==> flow/design.v <==
module debouncer (
    input CLK,
    input NRST,
    input CLK_EN,
    input key_in,
    output key_out
);
reg [14:0] data_out = 15'd0;
always @ (posedge CLK) begin
    if (!NRST)
        data_out <= 15'd0;
    else if (CLK_EN)
        data_out <= {data_out[13:0], key_in};  
end
assign key_out = (&data_out[14:0]);
endmodule
## Step by step through the tools: debouncer

Tool output for the design above, in the order of the flow.
Line numbers count from 1 in the design file above.
Cell names lack the library's common part.
The mark n/a stands for no value.

- Top: debouncer
- Clock port: CLK
- Cell library: sky130hd
- Library corner: tt_025C_1v80

## Elaborated design

Source: Yosys, flattened and elaborated, memories not mapped. Widths are those after wreduce; folded enables and synchronous resets count as part of the registers. Registers that Yosys merges into a memory's read port (data or address) are not register bits. Print and check cells do not count. Equal cells are merged and count once.

- Reductions and logical operators: 1

Operators by type and width:

| cell | count |
|---|---|
| AND reduction 15 bit | 1 |

- Register bits after elaboration: 15
- Bits of input ports: 4
- Output and inout port bits: 1
- Elaborated cells: 2

## Logic depth

Depth = most cells in a row (Yosys ltp): at word level without a register or memory, in the mapped netlist without a sequential cell, where the memories' decode and read muxes count.

- Depth after elaboration: 1
- ABC_AREA: 0
- Gate-level depth with buffers: 4
- Gate-level depth less buffers: 2

## Netlist

The flow's flattened synthesis, as Yosys stat reports it; memories are mapped. The netlist is that of the ABC_AREA named above (0 if unset); the other value can give another one.
The area totals of this step are shown rounded.

- Cells in the netlist: 53
- Cell area after synthesis: 609 um2
- Sequential area: 300 um2
- Flip-flops: 15

Cells by type:

| cell | count |
|---|---|
| dfxtp_1 | 15 |
| mux2i_1 | 15 |
| nor2b_1 | 15 |
| buf_12 | 1 |
| nand4_1 | 3 |
| buf_6 | 1 |
| nor4_1 | 1 |
| nand3_1 | 1 |
| clkbuf_1 | 1 |

## Timing after synthesis

Path of least setup slack by OpenSTA after synthesis, without wires, with an ideal clock, recovery checks aside; 20% of the period is set as input and as output delay. Where synthesis merged equal registers, the netlist keeps one of their names.

- Path type: register to output
- Start: register data_out[3]
- End: output key_out
- Clock period: 1330 ps
- Launch time at the first pin: 0 ps
- Arrival time: 869 ps
- Required time: 1064 ps
- Slack: 195 ps
- Delay of the path: 869 ps
- Stages: 3
- Period reached after synthesis: 1135 ps

"delay of the path" is the arrival time less input delay plus setup time.
A path that ends at an output port has no setup time.
"stages": output pins that drive a net of the path, with the launching flip-flop's if there is one; two outputs of one cell count as two.
"period reached after synthesis" = period - worst setup slack (recovery checks aside). The figure is calculated, with input and output delays left at 20% of the set period.
The rows between start and end are the longest chain of elaborated cells between them; the timing report does not say that the signal goes this way. Where chains are equally long, one stands for them.
Each line given opens the expression or statement behind the cell; cells for indexed reads and writes are added by Yosys, which also makes memories of some case tables.

- Cell sequence: dfxtp_1 nand4_1 nor4_1
- Length of the longest elaborated chain: 1

RTL lines, path post-synthesis:

| what | RTL line | text |
|---|---|---|
| start, declared | 8 | `reg [14:0] data_out = 15'd0;` |
| start, assigned | 11 | `data_out <= 15'd0;` |
| start, assigned | 13 | `data_out <= {data_out[13:0], key_in};` |
| AND reduction 15 bit | 15 | `assign key_out = (&data_out[14:0]);` |
| end, declared | 6 | `output key_out` |

Lab notebook: debouncer

debouncer on sky130hd: 2 stored runs with different settings, listed in no order. Input and output delays are each 20% of the period that was set; the output load is 0.01 pF.
Settings: . = not set for that run.

| name | record 1 | record 2 |
|---|---|---|
| period_ns | 0.969 | 1.52 |
| CORE_UTILIZATION | 57 | 57 |
| SETUP_SLACK_MARGIN | 0.26 | . |
| PLACE_DENSITY_LB_ADDON | 0.24 | . |
| CORE_ASPECT_RATIO | 0.56 | . |
| CELL_PAD_IN_SITES_GLOBAL_PLACEMENT | 1 | . |
| CELL_PAD_IN_SITES_DETAIL_PLACEMENT | 2 | 2 |
| CTS_CLUSTER_DIAMETER | 365 | . |
| MIN_ROUTING_LAYER | met2 | met2 |
| MAX_ROUTING_LAYER | met5 | . |
| CAP_MARGIN | 20 | 20 |
| CORE_MARGIN | 2 | 3 |
| SLEW_MARGIN | 20 | 20 |
| PLACE_DENSITY | . | 0.83 |
| ABC_AREA | . | 0 |
| CTS_CLUSTER_SIZE | . | 34 |

Record 1: stopped before the end: floorplanning reported PDN-0185
Record 2: stopped before the end: placement reported DPL-0033
